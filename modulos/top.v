==> flow/design.v <==
module Acumulador (
    input clk,
    input reset,
    input enable,
    input [15:0] data_in,
    output reg [15:0] data_out
);
    always @(posedge clk) begin
        if (reset) data_out <= 16'b0;
        else if (enable) data_out <= data_out + data_in;
    end
endmodule
module FSM (
    input clk,
    input reset,
    input [15:0] mem_data_out,
    output reg ready,
    output reg [4:0] mem_address,
    output reg mem_read_enable,
    output reg mem_write_enable,
    output reg accum_enable,
    output reg accum_reset
);
    localparam [3:0]
        IDLE                = 0,
        RESET_ACCUM         = 1,
        SET_ADDR_READ       = 2,
        WAIT_READ           = 3,
        WRITE_RESULT        = 4,
        NEXT_SET            = 5,
        RESET_ACCUM_FINAL   = 6,
        SET_ADDR_READ_RESULT= 7,
        WAIT_READ_RESULT    = 8,
        WRITE_TOTAL         = 9,
        READY1              = 10,
        READY2              = 11;
    reg [3:0] state, next_state;
    reg [2:0] set_counter;     
    reg [1:0] read_counter;    
    reg [2:0] result_counter;  
    always @(posedge clk or posedge reset) begin
        if (reset) begin
            state <= IDLE;
            set_counter <= 0;
            read_counter <= 0;
            result_counter <= 0;
        end else begin
            state <= next_state;
            case (state)
                WAIT_READ: 
                    if (read_counter < 3) read_counter <= read_counter + 1;
                NEXT_SET: begin
                    if (set_counter < 4) set_counter <= set_counter + 1;
                    read_counter <= 0;
                end
                WAIT_READ_RESULT: 
                    if (result_counter < 4) result_counter <= result_counter + 1;
                READY2: begin
                    set_counter <= 0;
                    result_counter <= 0;
                end
            endcase
        end
    end
    always @(*) begin
        next_state = state;
        ready = 0;
        mem_read_enable = 0;
        mem_write_enable = 0;
        accum_enable = 0;
        accum_reset = 0;
        mem_address = 5'b0;
        case (state)
            IDLE: next_state = RESET_ACCUM;
            RESET_ACCUM: begin
                accum_reset = 1;
                next_state = SET_ADDR_READ;
            end
            SET_ADDR_READ: begin
                mem_address = set_counter * 5 + read_counter; 
                mem_read_enable = 1;
                next_state = WAIT_READ;
            end
            WAIT_READ: begin
                accum_enable = 1;
                next_state = (read_counter == 3) ? WRITE_RESULT : SET_ADDR_READ;
            end
            WRITE_RESULT: begin
                mem_address = set_counter * 5 + 4; 
                mem_write_enable = 1;
                next_state = NEXT_SET;
            end
            NEXT_SET: 
                next_state = (set_counter == 4) ? RESET_ACCUM_FINAL : RESET_ACCUM;
            RESET_ACCUM_FINAL: begin
                accum_reset = 1;
                next_state = SET_ADDR_READ_RESULT;
            end
            SET_ADDR_READ_RESULT: begin
                mem_address = 4 + result_counter * 5;
                mem_read_enable = 1;
                next_state = WAIT_READ_RESULT;
            end
            WAIT_READ_RESULT: begin
                accum_enable = 1;
                next_state = (result_counter == 4) ? WRITE_TOTAL : SET_ADDR_READ_RESULT;
            end
            WRITE_TOTAL: begin
                mem_address = 31; 
                mem_write_enable = 1;
                next_state = READY1;
            end
            READY1: begin
                ready = 1;
                next_state = READY2;
            end
            READY2: begin
                ready = 1;
                next_state = IDLE; 
            end
        endcase
    end
endmodule
module TOP (
    input clk,
    input reset,
    output wire ready,  
    output wire [4:0] mem_address,
    output wire mem_read_enable,
    output wire mem_write_enable,
    output wire [15:0] mem_data_in,
    input [15:0] mem_data_out
);
    wire accum_enable;
    wire accum_reset;
    wire [15:0] accum_data_out;
    FSM fsm_inst (
        .clk(clk),
        .reset(reset),
        .mem_data_out(mem_data_out),
        .ready(ready),  
        .mem_address(mem_address),
        .mem_read_enable(mem_read_enable),
        .mem_write_enable(mem_write_enable),
        .accum_enable(accum_enable),
        .accum_reset(accum_reset)
    );
    Acumulador accum_inst (
        .clk(clk),
        .reset(accum_reset),
        .enable(accum_enable),
        .data_in(mem_data_out),
        .data_out(accum_data_out)
    );
    assign mem_data_in = accum_data_out;
endmodule
# ---- From RTL to reports: TOP
# What the tools print for TOP, step after step.
# Line numbers count from 1 in the design file above.
# Operators: Yosys type, input widths -> output width; for muxes data width and select width s.
# The mark n/a stands for no value.
dict set report setup {
  design {TOP}
  clock {clk}
  lib {sky130hd}
  pvt_corner {tt_025C_1v80}
}

# ---- Word-level counts
# Yosys after proc, flatten, opt, wreduce and memory -nomap, before mapping. Memory bits, and registers merged into a memory's read port (data or address), are not among the register bits. Print and check cells are not counted. Equal cells are merged and count once.
dict set report op_classes {
  n_addsub 7
  reduce_logical 13
  n_cmp 3
  mul 2
  n_eq 17
  muxes 16
}
# operator count
set op_table {}
lappend op_table {{$pmux 4 s12} 1}
lappend op_table {{$mul 3x3->5 const B} 2}
lappend op_table {{$pmux 5 s4} 1}
lappend op_table {{$add 16x16->16} 1}
lappend op_table {{$eq 4x3->1 const B} 4}
lappend op_table {{$eq 4x4->1 const B} 4}
lappend op_table {{$reduce_bool 12->1} 1}
lappend op_table {{$pmux 3 s2} 2}
lappend op_table {{$mux 3} 4}
lappend op_table {{$reduce_or 2->1} 5}
lappend op_table {{$eq 4x2->1 const B} 2}
lappend op_table {{$ne 2x1->1 const B} 3}
lappend op_table {{$reduce_and 2->1} 3}
lappend op_table {{$reduce_bool 2->1} 3}
lappend op_table {{$add 3x1->3 const B} 2}
lappend op_table {{$lt 3x3->1 const B} 2}
lappend op_table {{$eq 3x3->1 const B} 2}
lappend op_table {{$add 3x5->5 const A} 1}
lappend op_table {{$add 5x2->5} 1}
lappend op_table {{$add 5x3->5 const B} 1}
lappend op_table {{$mux 1} 5}
lappend op_table {{$eq 4x1->1 const B} 1}
lappend op_table {{$logic_not 4->1} 1}
lappend op_table {{$pmux 2 s2} 1}
lappend op_table {{$mux 4} 1}
lappend op_table {{$add 2x1->2 const B} 1}
lappend op_table {{$lt 2x2->1 const B} 1}
lappend op_table {{$eq 2x2->1 const B} 1}
lappend op_table {{$mux 2} 1}
dict set report word_totals {
  in_bits 18
  wordCells 63
  output_inout_bits 24
  ff_bits 28
}

# ---- Longest topological paths
# Depth = most cells in a row (Yosys ltp): at word level without a register or memory, in the mapped netlist without a sequential cell, where the memories' decode and read muxes count.
dict set report logic_depth {
  depth_word 3
  ABC_AREA 0
  ltp_mapped 10
  mapped_depth_nobuf 10
}

# ---- Synthesis result
# The flow's flattened synthesis, as Yosys stat reports it; memories are mapped. The netlist is that of the ABC_AREA named above (0 if unset); the other value can give another one.
# Totals and module areas in this step are rounded.
# cell count area_total_um2
set by_type {}
lappend by_type {sky130_fd_sc_hd__dfrtp_1 19 475.456}
lappend by_type {sky130_fd_sc_hd__ha_1 27 337.824}
lappend by_type {sky130_fd_sc_hd__dfxtp_1 16 320.307}
lappend by_type {sky130_fd_sc_hd__a21oi_1 21 105.101}
lappend by_type {sky130_fd_sc_hd__a22o_1 9 78.826}
lappend by_type {sky130_fd_sc_hd__xnor2_1 9 78.826}
lappend by_type {sky130_fd_sc_hd__nand2_1 19 71.318}
lappend by_type {sky130_fd_sc_hd__inv_1 18 67.565}
lappend by_type {sky130_fd_sc_hd__a21o_1 8 60.058}
lappend by_type {sky130_fd_sc_hd__xor2_1 6 52.55}
lappend by_type {sky130_fd_sc_hd__nor2_1 13 48.797}
lappend by_type {sky130_fd_sc_hd__mux2_2 4 45.043}
lappend by_type {sky130_fd_sc_hd__fa_1 2 40.038}
lappend by_type {sky130_fd_sc_hd__o21a_1 5 37.536}
lappend by_type {sky130_fd_sc_hd__and3_1 5 31.28}
lappend by_type {sky130_fd_sc_hd__or2_2 5 31.28}
lappend by_type {sky130_fd_sc_hd__o21ai_0 6 30.029}
lappend by_type {sky130_fd_sc_hd__dfstp_2 1 26.275}
# Not listed: further types 34, cells in them 48.
dict set report synth_totals {
  mapped_area_um2 2315
  ff_cells 36
  mapped_cells 241
  seq_area_um2 822.0
}
# By module: a second synthesis without flattening, with its own total; a netlist apart from the flattened one above.
dict set report hier_totals {
  cells_unflattened 238
  hier_area_um2 2317
}
# Each row is one instance without its submodules.
# mod mod_seq_area_um2 mod_area_um2 n_inst cells
set modules {}
lappend modules {Acumulador 320.3 1209 1 135}
lappend modules {FSM 501.7 1109 1 103}
lappend modules {TOP 0.0 0.0 1 0}

# ---- Worst setup path after synthesis
# Path of least setup slack by OpenSTA after synthesis, without wires, with an ideal clock, recovery checks aside; 20% of the period is set as input and as output delay. Where synthesis merged equal registers, the netlist keeps one of their names.
dict set report synth_path {
  kind {input -> register}
  startpoint {input port mem_data_out[0]}
  endpoint {register accum_inst.data_out[14]}
  t_arrival_ps 2230
  path_buffers 0
  setup_ps 120
  tclk_ps 3020
  setup_slack_ps 670
  path_delay_ps 1746
  t_first_pin_ps 604
  stages 10
  synth_period_reached_ps 2350
}
# "path_delay_ps" = arrival - input delay + setup time.
# "stages" counts driving pins, that of a launching flip-flop among them; a cell with two outputs on the path counts twice.
# "synth_period_reached_ps" is the clock period less the worst setup slack; recovery checks do not enter. This is arithmetic on one report: input and output delays are still those of the set period (20% each).
# The rows between start and end are the longest chain of elaborated cells between them; the timing report does not say that the signal goes this way. Where chains are equally long, one stands for them.
# A line is the first line of the expression or statement that the cell stems from. Yosys adds cells for indexed reads and writes and turns some case tables into memories.
dict set report synth_between {
  path_cell_list {sky130_fd_sc_hd__ha_1 -> sky130_fd_sc_hd__inv_1 -> sky130_fd_sc_hd__fa_1 -> sky130_fd_sc_hd__nor2b_1 -> sky130_fd_sc_hd__o21a_1 -> sky130_fd_sc_hd__o21a_1 -> sky130_fd_sc_hd__o31a_1 -> sky130_fd_sc_hd__a31oi_1 -> sky130_fd_sc_hd__and3_1 -> sky130_fd_sc_hd__a211o_1}
  elab_chain_len 1
  cells_between 1
  lines_between 1
  cone_classes {add/sub: 1}
}
# item line_no
set synth_rtl {}
lappend synth_rtl {{from (decl)} 132} ;# input [15:0] mem_data_out
lappend synth_rtl {{$add 16x16->16} 10} ;# else if (enable) data_out <= data_out + data_in;
lappend synth_rtl {{to (assign)} 9} ;# if (reset) data_out <= 16'b0;
lappend synth_rtl {{to (assign)} 10}
lappend synth_rtl {{to (decl)} 6} ;# output reg [15:0] data_out

# ---- Timing after layout
# From the final timing report of flow run 1: the path of least setup slack in the routed layout; clock arrival at registers is part of the times.
# The report prints the path's times to 10 ps; the period is as set.
dict set report layout_path {
  kind {register -> output}
  startpoint {register fsm_inst.set_counter[0]}
  endpoint {output port mem_address[3]}
  t_arrival_ps 1840
  t_first_pin_ps 280
  out_delay_ps 510
  setup_slack_ps 210
  path_buffers 1
  stages 7
  tclk_ps 2560
}
# The rows between start and end are the longest chain of elaborated cells between them; the timing report does not say that the signal goes this way. Where chains are equally long, one stands for them.
# A register here has more assigning lines than the two given.
dict set report layout_between {
  path_cell_list {sky130_fd_sc_hd__dfrtp_2 -> sky130_fd_sc_hd__ha_4 -> sky130_fd_sc_hd__ha_4 -> sky130_fd_sc_hd__ha_4 -> sky130_fd_sc_hd__a221oi_2 -> sky130_fd_sc_hd__o21ai_1 -> sky130_fd_sc_hd__buf_2}
  elab_chain_len 3
  cells_between 4
  cone_classes {add/sub: 2; mul: 1; mux: 1}
}
# item line_no
set layout_rtl {}
lappend layout_rtl {{from (decl)} 38} ;# reg [2:0] set_counter;
lappend layout_rtl {{from (assign)} 44} ;# set_counter <= 0;
lappend layout_rtl {{from (assign)} 53} ;# if (set_counter < 4) set_counter <= set_counter + 1;
lappend layout_rtl {{$mul 3x3->5} 89} ;# mem_address = set_counter * 5 + 4;
lappend layout_rtl {{$add 5x3->5} 89}
lappend layout_rtl {{$pmux 5 s4} 73} ;# case (state)
lappend layout_rtl {{to (decl)} 128} ;# output wire [4:0] mem_address,

Appendix: measured runs

Measured results for TOP: 2 stored runs of the Yosys and OpenROAD flow on sky130hd. The settings differ; the order carries no meaning. The constraints put input and output delay at 20% of the set period each and load the outputs with 0.01 pF.
By "achievedPeriod_ps" is meant the clock period of the run minus its worst setup slack. This is arithmetic on one report: input and output delays are still those of the set period (20% each).
"worstPathTime_ps" is the time allowed to the run's worst setup path (the clock period less input and output delay, where it has them) less its slack. Clock arrival times count: a late capture clock shortens it, a late launch clock lengthens it.
"worstPathTime_ps" is known to 10 ps.
The results are shown rounded.

# flow run 1
==> flow/run.sh <==
#!/bin/bash
# the make line also repeats the synthesis and layout settings of config.mk as NAME=value (left out here)
make -C /OpenROAD-flow-scripts/flow DESIGN_CONFIG=/design/flow/config.mk WORK_HOME=/design/flow/orfs CLKGATE_MAP_FILE= finish
==> flow/config.mk <==
export PLATFORM = sky130hd
export DESIGN_NAME = TOP
export DESIGN_NICKNAME = TOP
export VERILOG_FILES = /design/flow/design.v
export SDC_FILE = /design/flow/constraint.sdc
export NUM_CORES = 4
export LEC_CHECK = 0
export ABC_AREA = 0
export CAP_MARGIN = 25
export CELL_PAD_IN_SITES_DETAIL_PLACEMENT = 1
export CELL_PAD_IN_SITES_GLOBAL_PLACEMENT = 0
export CORE_MARGIN = 8
export CORE_UTILIZATION = 17
export CTS_CLUSTER_SIZE = 28
export GPL_ROUTABILITY_DRIVEN = 0
export GPL_TIMING_DRIVEN = 1
export MAX_ROUTING_LAYER = met5
export MIN_ROUTING_LAYER = met2
export PLACE_DENSITY = 0.39
export SETUP_SLACK_MARGIN = 0.71
export SLEW_MARGIN = 5
export TNS_END_PERCENT = 65
==> flow/constraint.sdc <==
create_clock -name core_clock -period 2.56 [get_ports {clk}]
set_input_delay 0.5120 -clock core_clock [delete_from_list [all_inputs] [get_ports {clk}]]
set_output_delay 0.5120 -clock core_clock [all_outputs]
set_load 0.01 [all_outputs]

==> flow run 1: results <==
total_die_area_um2=17610
synthArea_um2=2315
post_route_util_frac=0.289
worst_setup_slack_ps=209
worstPathTime_ps=1840
critical_path_kind="register -> output"
worst_hold_slack_ps=366
achievedPeriod_ps=2351
stdcell_area_um2=3845

# flow run 2
==> flow/run.sh <==
#!/bin/bash
# the make line also repeats the synthesis and layout settings of config.mk as NAME=value (left out here)
make -C /OpenROAD-flow-scripts/flow DESIGN_CONFIG=/design/flow/config.mk WORK_HOME=/design/flow/orfs CLKGATE_MAP_FILE= finish
==> flow/config.mk <==
export PLATFORM = sky130hd
export DESIGN_NAME = TOP
export DESIGN_NICKNAME = TOP
export VERILOG_FILES = /design/flow/design.v
export SDC_FILE = /design/flow/constraint.sdc
export NUM_CORES = 4
export LEC_CHECK = 0
export ABC_AREA = 1
export CAP_MARGIN = 20
export CELL_PAD_IN_SITES_DETAIL_PLACEMENT = 1
export CELL_PAD_IN_SITES_GLOBAL_PLACEMENT = 2
export CORE_ASPECT_RATIO = 0.8
export CORE_MARGIN = 2
export CORE_UTILIZATION = 55
export CTS_CLUSTER_SIZE = 29
export GPL_ROUTABILITY_DRIVEN = 1
export MAX_ROUTING_LAYER = met5
export MIN_ROUTING_LAYER = met1
export PLACE_DENSITY = 0.35
export SLEW_MARGIN = 20
export TNS_END_PERCENT = 45
==> flow/constraint.sdc <==
create_clock -name core_clock -period 1.59 [get_ports {clk}]
set_input_delay 0.3180 -clock core_clock [delete_from_list [all_inputs] [get_ports {clk}]]
set_output_delay 0.3180 -clock core_clock [all_outputs]
set_load 0.01 [all_outputs]

==> flow run 2: results <==
outcome="stopped before the end: placement reported GPL-0301"
